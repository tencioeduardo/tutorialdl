==> flow/design.v <==
module blinky_led # (
    parameter WAIT_TIME = 13500000
)(
    input  logic         clk,
    output logic [5 : 0] led
);
logic [5 : 0]  ledCounter   = 0;
logic [23 : 0] clockCounter = 0;
always_ff @ (posedge clk) begin
    clockCounter <= clockCounter + 1;
    if (clockCounter == WAIT_TIME) begin
        clockCounter <= 0;
        ledCounter   <= ledCounter + 1;
    end
end
assign led = ~ledCounter;
endmodule
# From RTL to reports: blinky_led
# What the tools print for blinky_led, step after step.
# Line numbers count from 1 in the design file above.
# Cell names lack the library's common part.
design:
  top: "blinky_led"
  clock: "clk"
  cell_library: "sky130hd"
  lib_corner: "tt_025C_1v80"

# After elaboration
# Yosys after proc, flatten, opt, wreduce and memory -nomap, before mapping. Enables and synchronous resets that opt folds into registers are not counted as muxes. Memory bits, and registers merged into a memory's read port (data or address), are not among the register bits. Print and check cells are not counted. Equal cells are merged and count once.
classes:
  add_sub_neg: 2
  equal: 1
  logic: 1
op_table:
  columns: ["cell", "count"]
  rows:
  - ["adder 24 x 1 -> 24 bit with constant B", 1]
  - ["equality test 24 bit with constant B", 1]
  - ["adder 6 x 1 -> 6 bit with constant B", 1]
  - ["NOT 6 bit", 1]
word_totals:
  reg_bits: 30
  in_bits: 1
  out_inout_bits: 6
  wordCells: 6

# Depth
# Depth = most cells in a row (Yosys ltp): at word level without a register or memory, in the mapped netlist without a sequential cell, where the memories' decode and read muxes count.
logic_depth:
  depth_word: 1
  ABC_AREA: 0
  ltp_mapped: 7
  ltp_nobuf: 6

# Synthesis result
# The flow's flattened synthesis, as Yosys stat reports it; memories are mapped. The netlist is that of the ABC_AREA named above (0 if unset); the other value can give another one.
synth_totals:
  cell_count: 150
  yosys_area_um2: 1421.4
  seq_area_um2: 660.6
  flip_flops: 30
  buffers: 8
by_type:
  columns: ["type", "count", "area_total_um2"]
  rows:
  - ["dfxtp_1", 24, 480.461]
  - ["edfxtp_1", 6, 180.173]
  - ["xnor2_1", 9, 78.826]
  - ["xor2_1", 9, 78.826]
  - ["nand3_1", 13, 65.062]
  - ["nand4_1", 7, 43.792]
  - ["nor2_1", 11, 41.29]
  - ["ha_1", 3, 37.536]
  - ["inv_1", 10, 37.536]
  - ["and4_1", 4, 35.034]
  - ["a21oi_1", 6, 30.029]
  - ["nand2_1", 8, 30.029]
  - ["buf_2", 4, 20.019]
  - ["o21ai_0", 4, 20.019]
  - ["or3_1", 3, 18.768]
  - ["and3_2", 2, 15.014]
  - ["o31ai_1", 2, 15.014]
  - ["or4_1", 2, 15.014]
# Other cell types: 19; their cells: 23.

# Path before layout
# Path of least setup slack by OpenSTA after synthesis, without wires, with an ideal clock, recovery checks aside; 20% of the period is set as input and as output delay. Where synthesis merged equal registers, the netlist keeps one of their names.
synth_timing:
  path_type: "reg-to-reg"
  start: "register clockCounter[0]"
  end: "register ledCounter[0]"
  tclk_ns: 1.68
  setup_ns: 0.321
  t_first_pin_ns: 0.000
  arrival_ns: 1.425
  required_time_ns: 1.359
  slack_ns: -0.065
  path_delay_ns: 1.746
  path_stages: 7
  path_buffers: 1
  period_less_setup_slack_ns: 1.745
# "path_delay_ns" = arrival - input delay + setup time.
# "path_stages" counts driving pins, that of a launching flip-flop among them; a cell with two outputs on the path counts twice.
# "period_less_setup_slack_ns" is the clock period less the worst setup slack; recovery checks do not enter. This is arithmetic on one report: input and output delays are still those of the set period (20% each).
# The rows between start and end are the longest chain of elaborated cells between them; the timing report does not say that the signal goes this way. Where chains are equally long, one stands for them.
# A line is the first line of the expression or statement that the cell stems from. Yosys adds cells for indexed reads and writes and turns some case tables into memories.
synth_between:
  cell_sequence: "dfxtp_1 inv_1 ha_1 nor4b_1 nand4_1 nor2_1 buf_2"
  elab_chain_cells: 1
  cells_between: 1
  cone_lines: 1
  cone_classes: "eq/ne: 1"
synth_rtl:
  columns: ["element", "line", "rtl"]
  rows:
  - ["from (decl)", 8, "logic [23 : 0] clockCounter = 0;"]
  - ["from (assign)", 10, "clockCounter <= clockCounter + 1;"]
  - ["from (assign)", 12, "clockCounter <= 0;"]
  - ["equality test 24 bit", 11, "if (clockCounter == WAIT_TIME) begin"]
  - ["to (assign)", 13, "ledCounter   <= ledCounter + 1;"]
  - ["to (decl)", 7, "logic [5 : 0]  ledCounter   = 0;"]

# Timing after layout
# Path of least setup slack in the final report of stored run 1 (OpenROAD, finished layout, wires in). Where an end is a register, its clock arrival counts in the times.
layout_timing:
  path_type: "reg-to-reg"
  start: "register clockCounter[0]"
  end: "register clockCounter[18]"
  tclk_ns: 1.8
  setup_ns: 0.06
  t_first_pin_ns: 0.28
  arrival_ns: 1.89
  required_time_ns: 2.02
  slack_ns: 0.13
  path_stages: 7
  path_buffers: 1
# The rows between start and end are the longest chain of elaborated cells between them; the timing report does not say that the signal goes this way. Where chains are equally long, one stands for them.
layout_between:
  cell_sequence: "dfxtp_1 buf_4 ha_1 and4_1 nand3_1 or3_1 nand3_1"
  elab_chain_cells: 1
  cells_between: 2
  cone_lines: 2
  cone_classes: "add/sub: 1; eq/ne: 1"
layout_rtl:
  columns: ["element", "line", "rtl"]
  rows:
  - ["from (decl)", 8, "logic [23 : 0] clockCounter = 0;"]
  - ["from (assign)", 10, "clockCounter <= clockCounter + 1;"]
  - ["from (assign)", 12, "clockCounter <= 0;"]
  - ["adder 24 x 1 -> 24 bit", 10, null]
  - ["to (assign)", 10, null]
  - ["to (assign)", 12, null]
  - ["to (decl)", 8, null]

Data sheet: physical implementation of blinky_led

Module blinky_led, platform sky130hd: 2 stored runs of the flow (Yosys, OpenROAD) with differing settings, in no particular order. Input and output delays are each 20% of the period that was set; the output load is 0.01 pF.
By "achieved_period_ns" is meant the clock period of the run minus its worst setup slack. This is arithmetic on one report: input and output delays are still those of the set period (20% each).
"worst_path_time_ns" is the time allowed to the run's worst setup path (the clock period less input and output delay, where it has them) less its slack. Clock arrival times count: a late capture clock shortens it, a late launch clock lengthens it.
"power_total_w": no workload was simulated; the value follows from the tool's default switching activity.

--- stored run 1 ---
==> flow/run.sh <==
#!/bin/bash
# the make line also repeats the synthesis and layout settings of config.mk as NAME=value (left out here)
make -C /OpenROAD-flow-scripts/flow DESIGN_CONFIG=/design/flow/config.mk WORK_HOME=/design/flow/orfs CLKGATE_MAP_FILE= finish
==> flow/config.mk <==
export PLATFORM = sky130hd
export DESIGN_NAME = blinky_led
export DESIGN_NICKNAME = blinky_led
export VERILOG_FILES = /design/flow/design.v
export SDC_FILE = /design/flow/constraint.sdc
export NUM_CORES = 4
export LEC_CHECK = 0
export CAP_MARGIN = 20
export CORE_MARGIN = 2
export CORE_UTILIZATION = 27
export SLEW_MARGIN = 20
==> flow/constraint.sdc <==
create_clock -name core_clock -period 1.8 [get_ports {clk}]
set_input_delay 0.3600 -clock core_clock [delete_from_list [all_inputs] [get_ports {clk}]]
set_output_delay 0.3600 -clock core_clock [all_outputs]
set_load 0.01 [all_outputs]

==> results, as YAML <==
results:
  total_die_area_um2: 5860.7
  power_total_w: 0.001183
  achieved_period_ns: 1.669
  synthArea_um2: 1421.4
  fin_util_pct: 33.4
  setupTns_ns: 0.000
  timing.setup.ws_ns: 0.131
  hold_worst_slack_ns: 0.441
  worst_path_time_ns: 1.67
  critical_path_type: "reg-to-reg"
  post_route_stdcell_area_um2: 1706.6

--- stored run 2 ---
==> flow/run.sh <==
#!/bin/bash
# the make line also repeats the synthesis and layout settings of config.mk as NAME=value (left out here)
make -C /OpenROAD-flow-scripts/flow DESIGN_CONFIG=/design/flow/config.mk WORK_HOME=/design/flow/orfs CLKGATE_MAP_FILE= finish
==> flow/config.mk <==
export PLATFORM = sky130hd
export DESIGN_NAME = blinky_led
export DESIGN_NICKNAME = blinky_led
export VERILOG_FILES = /design/flow/design.v
export SDC_FILE = /design/flow/constraint.sdc
export NUM_CORES = 4
export LEC_CHECK = 0
export CAP_MARGIN = 20
export CORE_MARGIN = 2
export CORE_UTILIZATION = 38
export GPL_ROUTABILITY_DRIVEN = 1
export HOLD_SLACK_MARGIN = -0.08
export MAX_ROUTING_LAYER = met5
export PLACE_DENSITY_LB_ADDON = 0.05
export SLEW_MARGIN = 35
export TNS_END_PERCENT = 50
==> flow/constraint.sdc <==
create_clock -name core_clock -period 2.53 [get_ports {clk}]
set_input_delay 0.5060 -clock core_clock [delete_from_list [all_inputs] [get_ports {clk}]]
set_output_delay 0.5060 -clock core_clock [all_outputs]
set_load 0.01 [all_outputs]

==> results, as YAML <==
results:
  total_die_area_um2: 4245.8
  power_total_w: 0.0008499
  achieved_period_ns: 1.873
  synthArea_um2: 1421.4
  fin_util_pct: 43.5
  setupTns_ns: 0.000
  timing.setup.ws_ns: 0.657
  hold_worst_slack_ns: 0.484
  worst_path_time_ns: 1.87
  critical_path_type: "reg-to-reg"
  post_route_stdcell_area_um2: 1581.5
